==> flow/design.v <==
module jtag_tap(
                tms_pad_i, 
                tck_pad_i, 
                trst_pad_i, 
                tdi_pad_i, 
                tdo_pad_o, 
                tdo_padoe_o,
                shift_dr_o,
                pause_dr_o, 
                update_dr_o,
                capture_dr_o,
                extest_select_o, 
                sample_preload_select_o,
                mbist_select_o,
                debug_select_o,
                tdo_o, 
                debug_tdi_i,     
                bs_chain_tdi_i,  
                mbist_tdi_i      
              );
input   tms_pad_i;       
input   tck_pad_i;       
input   trst_pad_i;      
input   tdi_pad_i;       
output  tdo_pad_o;       
output  tdo_padoe_o;     
output  shift_dr_o;
output  pause_dr_o;
output  update_dr_o;
output  capture_dr_o;
output  extest_select_o;
output  sample_preload_select_o;
output  mbist_select_o;
output  debug_select_o;
output  tdo_o;
input   debug_tdi_i;     
input   bs_chain_tdi_i;  
input   mbist_tdi_i;     
reg     test_logic_reset;
reg     run_test_idle;
reg     select_dr_scan;
reg     capture_dr;
reg     shift_dr;
reg     exit1_dr;
reg     pause_dr;
reg     exit2_dr;
reg     update_dr;
reg     select_ir_scan;
reg     capture_ir;
reg     shift_ir, shift_ir_neg;
reg     exit1_ir;
reg     pause_ir;
reg     exit2_ir;
reg     update_ir;
reg     extest_select;
reg     sample_preload_select;
reg     idcode_select;
reg     mbist_select;
reg     debug_select;
reg     bypass_select;
reg     tdo_pad_o;
reg     tdo_padoe_o;
reg     tms_q1, tms_q2, tms_q3, tms_q4;
wire    tms_reset;
assign tdo_o = tdi_pad_i;
assign shift_dr_o = shift_dr;
assign pause_dr_o = pause_dr;
assign update_dr_o = update_dr;
assign capture_dr_o = capture_dr;
assign extest_select_o = extest_select;
assign sample_preload_select_o = sample_preload_select;
assign mbist_select_o = mbist_select;
assign debug_select_o = debug_select;
always @ (posedge tck_pad_i)
begin
  tms_q1 <= #1 tms_pad_i;
  tms_q2 <= #1 tms_q1;
  tms_q3 <= #1 tms_q2;
  tms_q4 <= #1 tms_q3;
end
assign tms_reset = tms_q1 & tms_q2 & tms_q3 & tms_q4 & tms_pad_i;     
always @ (posedge tck_pad_i or posedge trst_pad_i)
begin
  if(trst_pad_i)
    test_logic_reset<=#1 1'b1;
  else if (tms_reset)
    test_logic_reset<=#1 1'b1;
  else
    begin
      if(tms_pad_i & (test_logic_reset | select_ir_scan))
        test_logic_reset<=#1 1'b1;
      else
        test_logic_reset<=#1 1'b0;
    end
end
always @ (posedge tck_pad_i or posedge trst_pad_i)
begin
  if(trst_pad_i)
    run_test_idle<=#1 1'b0;
  else if (tms_reset)
    run_test_idle<=#1 1'b0;
  else
  if(~tms_pad_i & (test_logic_reset | run_test_idle | update_dr | update_ir))
    run_test_idle<=#1 1'b1;
  else
    run_test_idle<=#1 1'b0;
end
always @ (posedge tck_pad_i or posedge trst_pad_i)
begin
  if(trst_pad_i)
    select_dr_scan<=#1 1'b0;
  else if (tms_reset)
    select_dr_scan<=#1 1'b0;
  else
  if(tms_pad_i & (run_test_idle | update_dr | update_ir))
    select_dr_scan<=#1 1'b1;
  else
    select_dr_scan<=#1 1'b0;
end
always @ (posedge tck_pad_i or posedge trst_pad_i)
begin
  if(trst_pad_i)
    capture_dr<=#1 1'b0;
  else if (tms_reset)
    capture_dr<=#1 1'b0;
  else
  if(~tms_pad_i & select_dr_scan)
    capture_dr<=#1 1'b1;
  else
    capture_dr<=#1 1'b0;
end
always @ (posedge tck_pad_i or posedge trst_pad_i)
begin
  if(trst_pad_i)
    shift_dr<=#1 1'b0;
  else if (tms_reset)
    shift_dr<=#1 1'b0;
  else
  if(~tms_pad_i & (capture_dr | shift_dr | exit2_dr))
    shift_dr<=#1 1'b1;
  else
    shift_dr<=#1 1'b0;
end
always @ (posedge tck_pad_i or posedge trst_pad_i)
begin
  if(trst_pad_i)
    exit1_dr<=#1 1'b0;
  else if (tms_reset)
    exit1_dr<=#1 1'b0;
  else
  if(tms_pad_i & (capture_dr | shift_dr))
    exit1_dr<=#1 1'b1;
  else
    exit1_dr<=#1 1'b0;
end
always @ (posedge tck_pad_i or posedge trst_pad_i)
begin
  if(trst_pad_i)
    pause_dr<=#1 1'b0;
  else if (tms_reset)
    pause_dr<=#1 1'b0;
  else
  if(~tms_pad_i & (exit1_dr | pause_dr))
    pause_dr<=#1 1'b1;
  else
    pause_dr<=#1 1'b0;
end
always @ (posedge tck_pad_i or posedge trst_pad_i)
begin
  if(trst_pad_i)
    exit2_dr<=#1 1'b0;
  else if (tms_reset)
    exit2_dr<=#1 1'b0;
  else
  if(tms_pad_i & pause_dr)
    exit2_dr<=#1 1'b1;
  else
    exit2_dr<=#1 1'b0;
end
always @ (posedge tck_pad_i or posedge trst_pad_i)
begin
  if(trst_pad_i)
    update_dr<=#1 1'b0;
  else if (tms_reset)
    update_dr<=#1 1'b0;
  else
  if(tms_pad_i & (exit1_dr | exit2_dr))
    update_dr<=#1 1'b1;
  else
    update_dr<=#1 1'b0;
end
always @ (posedge tck_pad_i or posedge trst_pad_i)
begin
  if(trst_pad_i)
    select_ir_scan<=#1 1'b0;
  else if (tms_reset)
    select_ir_scan<=#1 1'b0;
  else
  if(tms_pad_i & select_dr_scan)
    select_ir_scan<=#1 1'b1;
  else
    select_ir_scan<=#1 1'b0;
end
always @ (posedge tck_pad_i or posedge trst_pad_i)
begin
  if(trst_pad_i)
    capture_ir<=#1 1'b0;
  else if (tms_reset)
    capture_ir<=#1 1'b0;
  else
  if(~tms_pad_i & select_ir_scan)
    capture_ir<=#1 1'b1;
  else
    capture_ir<=#1 1'b0;
end
always @ (posedge tck_pad_i or posedge trst_pad_i)
begin
  if(trst_pad_i)
    shift_ir<=#1 1'b0;
  else if (tms_reset)
    shift_ir<=#1 1'b0;
  else
  if(~tms_pad_i & (capture_ir | shift_ir | exit2_ir))
    shift_ir<=#1 1'b1;
  else
    shift_ir<=#1 1'b0;
end
always @ (posedge tck_pad_i or posedge trst_pad_i)
begin
  if(trst_pad_i)
    exit1_ir<=#1 1'b0;
  else if (tms_reset)
    exit1_ir<=#1 1'b0;
  else
  if(tms_pad_i & (capture_ir | shift_ir))
    exit1_ir<=#1 1'b1;
  else
    exit1_ir<=#1 1'b0;
end
always @ (posedge tck_pad_i or posedge trst_pad_i)
begin
  if(trst_pad_i)
    pause_ir<=#1 1'b0;
  else if (tms_reset)
    pause_ir<=#1 1'b0;
  else
  if(~tms_pad_i & (exit1_ir | pause_ir))
    pause_ir<=#1 1'b1;
  else
    pause_ir<=#1 1'b0;
end
always @ (posedge tck_pad_i or posedge trst_pad_i)
begin
  if(trst_pad_i)
    exit2_ir<=#1 1'b0;
  else if (tms_reset)
    exit2_ir<=#1 1'b0;
  else
  if(tms_pad_i & pause_ir)
    exit2_ir<=#1 1'b1;
  else
    exit2_ir<=#1 1'b0;
end
always @ (posedge tck_pad_i or posedge trst_pad_i)
begin
  if(trst_pad_i)
    update_ir<=#1 1'b0;
  else if (tms_reset)
    update_ir<=#1 1'b0;
  else
  if(tms_pad_i & (exit1_ir | exit2_ir))
    update_ir<=#1 1'b1;
  else
    update_ir<=#1 1'b0;
end
reg [4-1:0]  jtag_ir;           
reg [4-1:0]  latched_jtag_ir, latched_jtag_ir_neg;
reg                   instruction_tdo;
always @ (posedge tck_pad_i or posedge trst_pad_i)
begin
  if(trst_pad_i)
    jtag_ir[4-1:0] <= #1 4'b0;
  else if(capture_ir)
    jtag_ir <= #1 4'b0101;           
  else if(shift_ir)
    jtag_ir[4-1:0] <= #1 {tdi_pad_i, jtag_ir[4-1:1]};
end
always @ (negedge tck_pad_i)
begin
  instruction_tdo <= #1 jtag_ir[0];
end
reg [31:0] idcode_reg;
reg        idcode_tdo;
always @ (posedge tck_pad_i)
begin
  if(idcode_select & shift_dr)
    idcode_reg <= #1 {tdi_pad_i, idcode_reg[31:1]};
  else
    idcode_reg <= #1 32'h149511c3;
end
always @ (negedge tck_pad_i)
begin
    idcode_tdo <= #1 idcode_reg;
end
reg  bypassed_tdo;
reg  bypass_reg;
always @ (posedge tck_pad_i or posedge trst_pad_i)
begin
  if (trst_pad_i)
    bypass_reg<=#1 1'b0;
  else if(shift_dr)
    bypass_reg<=#1 tdi_pad_i;
end
always @ (negedge tck_pad_i)
begin
  bypassed_tdo <=#1 bypass_reg;
end
always @ (posedge tck_pad_i or posedge trst_pad_i)
begin
  if(trst_pad_i)
    latched_jtag_ir <=#1 4'b0010;    
  else if (tms_reset)
    latched_jtag_ir <=#1 4'b0010;    
  else if(update_ir)
    latched_jtag_ir <=#1 jtag_ir;
end
always @ (latched_jtag_ir)
begin
  extest_select           = 1'b0;
  sample_preload_select   = 1'b0;
  idcode_select           = 1'b0;
  mbist_select            = 1'b0;
  debug_select            = 1'b0;
  bypass_select           = 1'b0;
  case(latched_jtag_ir)      
    4'b0000:            extest_select           = 1'b1;     
    4'b0001:    sample_preload_select   = 1'b1;     
    4'b0010:            idcode_select           = 1'b1;     
    4'b1001:             mbist_select            = 1'b1;     
    4'b1000:             debug_select            = 1'b1;     
    4'b1111:            bypass_select           = 1'b1;     
    default:            bypass_select           = 1'b1;     
  endcase
end
always @ (shift_ir_neg or exit1_ir or instruction_tdo or latched_jtag_ir_neg or idcode_tdo or
          debug_tdi_i or bs_chain_tdi_i or mbist_tdi_i or 
          bypassed_tdo)
begin
  if(shift_ir_neg)
    tdo_pad_o = instruction_tdo;
  else
    begin
      case(latched_jtag_ir_neg)     
        4'b0010:            tdo_pad_o = idcode_tdo;        
        4'b1000:             tdo_pad_o = debug_tdi_i;       
        4'b0001:    tdo_pad_o = bs_chain_tdi_i;    
        4'b0000:            tdo_pad_o = bs_chain_tdi_i;    
        4'b1001:             tdo_pad_o = mbist_tdi_i;       
        default:            tdo_pad_o = bypassed_tdo;      
      endcase
    end
end
always @ (negedge tck_pad_i)
begin
  tdo_padoe_o <= #1 shift_ir | shift_dr | (pause_dr & debug_select);
end
always @ (negedge tck_pad_i)
begin
  shift_ir_neg <= #1 shift_ir;
  latched_jtag_ir_neg <= #1 latched_jtag_ir;
end
endmodule
# --- Step by step through the tools: jtag_tap ---
# What the tools print for jtag_tap, step after step.
# Line numbers count from 1 in the design file above.
# Operators carry their Yosys type and port widths (W data, S select, Z words).
# Library cell names are shortened.
setup:
  design: "jtag_tap"
  clk_port: "tck_pad_i"
  library: "sky130hd"
  pvt_corner: "tt_025C_1v80"

# --- Word level ---
# Source: Yosys, flattened and elaborated, memories not mapped. Widths are those after wreduce. Registers that Yosys merges into a memory's read port (data or address) are not register bits. Print and check cells do not count. Equal cells are merged and count once.
bits:
  inputBits: 7
  word_cells: 125
  out_inout_bits: 11
  reg_bits: 70
op_classes:
  mux: 43
  n_eq: 8
  reduce_and_logical: 5
  bitwise: 39
op_table:
  columns: ["op", "count"]
  rows:
  - ["$mux W1", 38]
  - ["$and A1 B1 Y1", 22]
  - ["$or A1 B1 Y1", 16]
  - ["$eq A4 B4 Y1 const B", 4]
  - ["$mux W4", 4]
  - ["$eq A4 B1 Y1 const B", 2]
  - ["$eq A4 B2 Y1 const B", 2]
  - ["$logic_not A4 Y1", 2]
  - ["$reduce_bool A2 Y1", 2]
  - ["$pmux W1 S4", 1]
  - ["$reduce_or A2 Y1", 1]
  - ["$not A1 Y1", 1]

# --- Logic depth ---
# Longest topological path by Yosys (ltp), each cell counted once; first at word level (registers and memories cut), then after technology mapping (sequential cells cut; the memories' decode and read muxes count).
depth:
  depth_word: 6
  ABC_AREA: 0
  mapped_depth: 4
  mapped_depth_nobuf: 3

# --- Synthesis result ---
# The flow's flattened synthesis, as Yosys stat reports it; memories are mapped. The netlist is that of the ABC_AREA named above (0 if unset); the other value can give another one.
mapped:
  mapped_cells: 177
  buf_cells: 7
  seqArea_um2: 1529.0
  mapped_area_um2: 2183.3
  flip_flops: 70
by_type:
  columns: ["type", "count", "type_area_um2"]
  rows:
  - ["dfxtp_1", 45, 900.864]
  - ["dfrtp_1", 23, 575.552]
  - ["and2_1", 21, 131.376]
  - ["nor2_1", 23, 86.333]
  - ["nand2b_1", 12, 75.072]
  - ["dfstp_2", 2, 52.55]
  - ["mux2i_1", 5, 50.048]
  - ["a211o_1", 4, 35.034]
  - ["nor2b_1", 5, 31.28]
  - ["nor4b_1", 3, 26.275]
  - ["nor4_4", 1, 21.27]
  - ["or4b_1", 2, 20.019]
  - ["inv_1", 4, 15.014]
  - ["nor3_1", 3, 15.014]
  - ["and3_1", 2, 12.512]
  - ["clkbuf_1", 3, 11.261]
  - ["mux2_2", 1, 11.261]
  - ["nand2_1", 3, 11.261]
# Not listed: further types 13, cells in them 15.

Subject: jtag_tap on sky130hd, stored results

Hello all,

2 stored runs of jtag_tap in the flow (synthesis by Yosys, layout by OpenROAD, sky130hd cells), in arbitrary order. Constraints: input delay and output delay 20% of the set period each, output load 0.01 pF.
"power_mw" is the tool's figure for a default switching activity; nothing was simulated.

--- run 1 ---
==> flow/run.sh <==
#!/bin/bash
# the make line also repeats the synthesis and layout settings of config.mk as NAME=value (left out here)
make -C /OpenROAD-flow-scripts/flow DESIGN_CONFIG=/design/flow/config.mk WORK_HOME=/design/flow/orfs CLKGATE_MAP_FILE= finish
==> flow/config.mk <==
export PLATFORM = sky130hd
export DESIGN_NAME = jtag_tap
export DESIGN_NICKNAME = jtag_tap
export VERILOG_FILES = /design/flow/design.v
export SDC_FILE = /design/flow/constraint.sdc
export NUM_CORES = 4
export LEC_CHECK = 0
export CAP_MARGIN = 40
export CORE_MARGIN = 10
export CORE_UTILIZATION = 56
export CTS_CLUSTER_SIZE = 43
export GPL_ROUTABILITY_DRIVEN = 1
export SLEW_MARGIN = 35
==> flow/constraint.sdc <==
create_clock -name core_clock -period 5.29 [get_ports {tck_pad_i}]
set_input_delay 1.0580 -clock core_clock [delete_from_list [all_inputs] [get_ports {tck_pad_i}]]
set_output_delay 1.0580 -clock core_clock [all_outputs]
set_load 0.01 [all_outputs]

==> results, as YAML <==
results:
  synth_chip_area_um2: 2183.3
  die_footprint_um2: 6796.4
  cell_area_final_um2: 2677.6
  finish.utilization_frac: 0.721
  fin_ws_ns: 0.002
  final_setup_tns_ns: 0.000
  timing.hold.ws_ns: 0.361
  power_mw: 1.352

--- run 2 ---
==> flow/run.sh <==
#!/bin/bash
# the make line also repeats the synthesis and layout settings of config.mk as NAME=value (left out here)
make -C /OpenROAD-flow-scripts/flow DESIGN_CONFIG=/design/flow/config.mk WORK_HOME=/design/flow/orfs CLKGATE_MAP_FILE= finish
==> flow/config.mk <==
export PLATFORM = sky130hd
export DESIGN_NAME = jtag_tap
export DESIGN_NICKNAME = jtag_tap
export VERILOG_FILES = /design/flow/design.v
export SDC_FILE = /design/flow/constraint.sdc
export NUM_CORES = 4
export LEC_CHECK = 0
export CAP_MARGIN = 5
export CELL_PAD_IN_SITES_DETAIL_PLACEMENT = 1
export CORE_MARGIN = 2
export CORE_UTILIZATION = 70
export GPL_TIMING_DRIVEN = 0
export MAX_ROUTING_LAYER = met5
export MIN_ROUTING_LAYER = met2
export PLACE_DENSITY_LB_ADDON = 0.06
export SETUP_SLACK_MARGIN = 0.78
export SLEW_MARGIN = 25
==> flow/constraint.sdc <==
create_clock -name core_clock -period 6.36 [get_ports {tck_pad_i}]
set_input_delay 1.2720 -clock core_clock [delete_from_list [all_inputs] [get_ports {tck_pad_i}]]
set_output_delay 1.2720 -clock core_clock [all_outputs]
set_load 0.01 [all_outputs]

==> results, as YAML <==
outcome: "not finished: placement ended with error DPL-0033"

Thanks
